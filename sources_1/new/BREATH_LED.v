==> flow/design.v <==
`timescale 1ns / 1ps
module BREATH_LED #(
	parameter CLOCK_FRQ=50000000,  
	parameter PWM_FRQ=1000, 
	parameter BREATH_PERIOD=2, 
	parameter SET_COMPARE_FRQ=1000, 
	parameter PWM_COUNTER_MAX=CLOCK_FRQ/PWM_FRQ,
	parameter BREATH_COUNTER_MAX=CLOCK_FRQ*BREATH_PERIOD,
	parameter SET_COMPARE_COUNTER_MAX=CLOCK_FRQ/SET_COMPARE_FRQ,
	parameter COMPARE_VALUE_STEP=PWM_COUNTER_MAX/SET_COMPARE_FRQ
)
(
	input wire 		 CLK,
	input wire 		 RSTN,
	output wire [3:0] LED
);
reg [31:0] COUNTER_PWM;
reg [31:0] COUNTER_BREATH;
reg [31:0] COUNTER_COMPARE;
reg [31:0] COMPARE_VALUE;
reg PWM_PERIOD_CLK_VIEW;
reg BREATH_PERIOD_CLK_VIEW;
reg COMPARE_PERIOD_CLK_VIEW;
reg [3:0] LED_NUMBER;
reg LED_BREATH_VIEW;
reg BREATH_DIR;
reg [3:0] LED_REG;
assign LED = LED_REG;
always@(posedge CLK) begin
	if(RSTN == 0)LED_REG <= 0;
    case (LED_NUMBER)
        8'b000 : LED_REG[0] <= LED_BREATH_VIEW;
        8'b001 : LED_REG[1] <= LED_BREATH_VIEW;
        8'b010 : LED_REG[2] <= LED_BREATH_VIEW;
        8'b011 : LED_REG[3] <= LED_BREATH_VIEW;
        default: LED_REG[0] <= LED_BREATH_VIEW;
    endcase
end
always @(posedge CLK or negedge RSTN)begin
	if(RSTN==0)begin
		COUNTER_PWM <= 0;
		PWM_PERIOD_CLK_VIEW <= 0;
	end
	else begin
		COUNTER_PWM<=COUNTER_PWM+1;
        if(COUNTER_PWM < COMPARE_VALUE) LED_BREATH_VIEW <= 1;
        else 							LED_BREATH_VIEW <= 0;
        if(COUNTER_PWM > PWM_COUNTER_MAX-1) begin
            COUNTER_PWM <= 0;
            PWM_PERIOD_CLK_VIEW <= ~PWM_PERIOD_CLK_VIEW;
        end
	end
end
reg [3:0] LED_NUMBER_STATE;
always @(posedge CLK or negedge RSTN)begin
	if(RSTN==0) begin
		LED_NUMBER <= 0;
		COUNTER_BREATH <= 0;
		BREATH_PERIOD_CLK_VIEW <= 0;
		BREATH_DIR <= 0;
		LED_NUMBER_STATE <= 0;
	end
	else begin
		COUNTER_BREATH <= COUNTER_BREATH+1;
		if(COUNTER_BREATH > BREATH_COUNTER_MAX-1)begin
			COUNTER_BREATH <= 0;
			BREATH_PERIOD_CLK_VIEW <= ~BREATH_PERIOD_CLK_VIEW;
			BREATH_DIR <= ~BREATH_DIR;
			if(BREATH_DIR == 1)begin
				case (LED_NUMBER_STATE)
					0: begin       LED_NUMBER_STATE <= 1; LED_NUMBER <= 0; end
					1: begin       LED_NUMBER_STATE <= 2; LED_NUMBER <= 1; end
					2: begin       LED_NUMBER_STATE <= 3; LED_NUMBER <= 2; end
					3: begin       LED_NUMBER_STATE <= 4; LED_NUMBER <= 3; end
					4: begin       LED_NUMBER_STATE <= 5; LED_NUMBER <= 2; end
					5: begin       LED_NUMBER_STATE <= 6; LED_NUMBER <= 1; end
					6: begin       LED_NUMBER_STATE <= 0; LED_NUMBER <= 0; end
					default: begin LED_NUMBER_STATE <= 0; LED_NUMBER <= 0; end
				endcase
			end
		end
	end
end
always@(posedge CLK or negedge RSTN) begin
	if(RSTN == 0)begin
		COUNTER_COMPARE <= 0;
		COMPARE_PERIOD_CLK_VIEW <= 0;
		COMPARE_VALUE <= 0;
	end
	else begin
		COUNTER_COMPARE <= COUNTER_COMPARE+1;
		if(COUNTER_COMPARE > SET_COMPARE_COUNTER_MAX-1)begin
			COUNTER_COMPARE <= 0;
			if(BREATH_DIR == 0)begin
				if(COMPARE_VALUE < PWM_COUNTER_MAX) COMPARE_VALUE <= COMPARE_VALUE + COMPARE_VALUE_STEP;
		    end
			else if(BREATH_DIR == 1)begin
				if(COMPARE_VALUE > 0) COMPARE_VALUE <= COMPARE_VALUE - COMPARE_VALUE_STEP;
			end
			COMPARE_PERIOD_CLK_VIEW <= ~COMPARE_PERIOD_CLK_VIEW;
		end
	end
end
endmodule
# From RTL to reports: BREATH_LED

Tool output for the design above, in the order of the flow.
Lines are those of the file above, counted from 1.
Cell names lack the library's common part.
The mark -- stands for no value.

Design top: BREATH_LED
Clock port: CLK
Cell library: sky130hd
Timing corner: tt_025C_1v80

# After elaboration

Counts by Yosys on the flattened word-level netlist (proc, flatten, opt, wreduce; memories kept). Register bits leave out memories and registers merged into their read ports (data or address). Print and check cells are left out. Cells with the same type and inputs are merged into one.

Multiply operators: 0
Add/sub/neg operators: 5
Shift-type cells: 0
Order comparisons: 6
Bitwise logic cells: 1
Muxes and demuxes: 14
Reduce/logical cells: 7
Equality and inequality tests: 13
Divide/modulo/power cells: 0

Operators by type and width:

| kind                                                                       | number |
| 32-bit 2-to-1 mux                                                          | 6 |
| 32-bit by 1-bit adder with 32-bit output with constant B                   | 3 |
| 32-bit by 16-bit greater-than comparator with 1-bit output with constant B | 2 |
| 32-bit by 1-bit greater-than comparator with 1-bit output with constant B  | 1 |
| 32-bit by 16-bit less-than comparator with 1-bit output with constant B    | 1 |
| 32-bit by 27-bit greater-than comparator with 1-bit output with constant B | 1 |
| 32-bit less-than comparator                                                | 1 |
| 32-bit by 6-bit adder with 32-bit output with constant B                   | 1 |
| 32-bit by 6-bit subtractor with 32-bit output with constant B              | 1 |
| 3-bit case mux with 6-bit select                                           | 1 |
| 4-bit by 2-bit equality test with 1-bit output with constant B             | 4 |
| 2-bit by 1-bit != test with 1-bit output with constant B                   | 4 |
| 4-bit by 1-bit equality test with 1-bit output with constant B             | 2 |
| 4-bit by 3-bit equality test with 1-bit output with constant B             | 2 |
| 2-bit case mux with 3-bit select                                           | 1 |
| 1-bit 2-to-1 mux                                                           | 6 |
| 2-bit OR reduction                                                         | 2 |
| 4-bit zero test                                                            | 1 |
| 3-bit AND reduction                                                        | 1 |
| 3-bit OR reduction                                                         | 1 |
| 2-bit != test with constant B                                              | 1 |
| 2-bit AND reduction                                                        | 1 |
| 2-bit nonzero test                                                         | 1 |
| 1-bit NOT                                                                  | 1 |

Flip-flop bits (word level): 142
Cells after elaboration: 58
RAM bits: 0
Memories: 0
Word width x clocked read ports: 0
Bits of input ports: 2
Bits in latches: 0
Output and inout bits: 4
ROM bits: 0

# Longest topological paths

Depth = most cells in a row (Yosys ltp): at word level without a register or memory, in the mapped netlist without a sequential cell, where the memories' decode and read muxes count.

Depth in word-level cells: 3
ABC_AREA: 0
Mapped depth: 11
Mapped depth without buffers: 10

# Netlist

The flow's flattened synthesis, as Yosys stat reports it; memories are mapped. The netlist is that of the ABC_AREA named above (0 if unset); the other value can give another one.
The area totals of this step are shown rounded.

Cell types:

| type     | number |
| dfrtp_1  | 137 |
| ha_1     | 62 |
| nor2_1   | 89 |
| xnor2_1  | 36 |
| xor2_1   | 35 |
| a21oi_1  | 46 |
| o21ai_0  | 45 |
| a21o_1   | 26 |
| nand2_1  | 52 |
| nand3_1  | 39 |
| inv_1    | 51 |
| edfxtp_1 | 5 |
| mux2i_1  | 13 |
| nand4_1  | 19 |
| nor4_1   | 18 |
| and3_1   | 16 |
| mux2_4   | 5 |
| o21a_1   | 10 |

Other cell types: 45; their cells: 116.

Flip-flops: 143
Synthesis area: 8,010 µm²
Cell count: 820
Sequential area: 3,600 µm²
Buffer cells: 21

# Timing after synthesis

Path of least setup slack by OpenSTA after synthesis, without wires, with an ideal clock, recovery checks aside; 20% of the period is set as input and as output delay. Where synthesis merged equal registers, the netlist keeps one of their names.

Path type: register -> register
From: register BREATH_DIR
To: register COMPARE_VALUE[31]
Slack: -0.141 ns
Buffers on the path: 0
Path delay: 3.151 ns
Time at the first pin: 0.000 ns
Period: 3.01 ns
Setup time: 0.123 ns
Stages: 11
Arrival time: 3.028 ns
Synthesis period reached: 3.151 ns

"path delay" is the arrival time less input delay plus setup time.
"stages": output pins that drive a net of the path, with the launching flip-flop's if there is one; two outputs of one cell count as two.
"synthesis period reached" = period - worst setup slack (recovery checks aside). The figure is calculated, with input and output delays left at 20% of the set period.
Between the ends stands the longest chain of elaborated cells between them, by number of cells; it is not shown to be the way that was timed. Of several equally long chains one is given.
Each line given opens the expression or statement behind the cell; cells for indexed reads and writes are added by Yosys, which also makes memories of some case tables.
At most two assigning lines are given for a register; there are more.

Cells stage by stage: dfrtp_1 -> inv_1 -> ha_1 -> nand3_1 -> o211ai_2 -> o211ai_2 -> o211ai_1 -> a21oi_2 -> nor3_1 -> or4b_1 -> xnor2_1
Length of the longest elaborated chain: 2
Elaborated cells on any way between the ends: 4
RTL lines with such cells: 1
Those cells by class: eq/ne: 1; mux: 1; reduce/logical: 2

RTL lines, path after synthesis:

| what                                     | RTL line | text |
| from (decl)                              | 26       | `reg BREATH_DIR;` |
| from (assign)                            | 60       | `BREATH_DIR <= 0;` |
| from (assign)                            | 68       | `BREATH_DIR <= ~BREATH_DIR;` |
| 2-bit by 1-bit != test with 1-bit output | --       |  |
| 3-bit AND reduction                      | --       |  |
| to (assign)                              | 95       | `if(COMPARE_VALUE < PWM_COUNTER_MAX) COMPARE_VALUE <= COMPARE_VALUE + COMPARE_VALUE_STEP;` |
| to (assign)                              | 98       | `if(COMPARE_VALUE > 0) COMPARE_VALUE <= COMPARE_VALUE - COMPARE_VALUE_STEP;` |
| to (decl)                                | 20       | `reg [31:0] COMPARE_VALUE;` |

FLOW RESULTS
============

Design BREATH_LED on sky130hd. What follows are 2 stored runs of the flow, each under its own settings; their order means nothing. The constraints put input and output delay at 20% of the set period each and load the outputs with 0.01 pF.
Among the settings, n/a means not set for that run.

| name                               | flow run 1 | flow run 2 |
| period_ns                          | 2.37       | 3.62       |
| CORE_UTILIZATION                   | 72         | 62         |
| SETUP_SLACK_MARGIN                 | 0.61       | -0.13      |
| PLACE_DENSITY_LB_ADDON             | 0.17       | n/a        |
| CORE_ASPECT_RATIO                  | 1.36       | n/a        |
| CELL_PAD_IN_SITES_DETAIL_PLACEMENT | 1          | n/a        |
| TNS_END_PERCENT                    | 80         | n/a        |
| GPL_ROUTABILITY_DRIVEN             | 0          | 1          |
| CTS_CLUSTER_DIAMETER               | 335        | n/a        |
| MIN_ROUTING_LAYER                  | met2       | n/a        |
| CAP_MARGIN                         | 20         | 20         |
| CORE_MARGIN                        | 2          | 6          |
| SLEW_MARGIN                        | 20         | 20         |
| CELL_PAD_IN_SITES_GLOBAL_PLACEMENT | n/a        | 3          |
| GPL_TIMING_DRIVEN                  | n/a        | 1          |

Flow run 1: no final report: placement broke off with DPL-0033
Flow run 2: no final report: placement broke off with GPL-0301
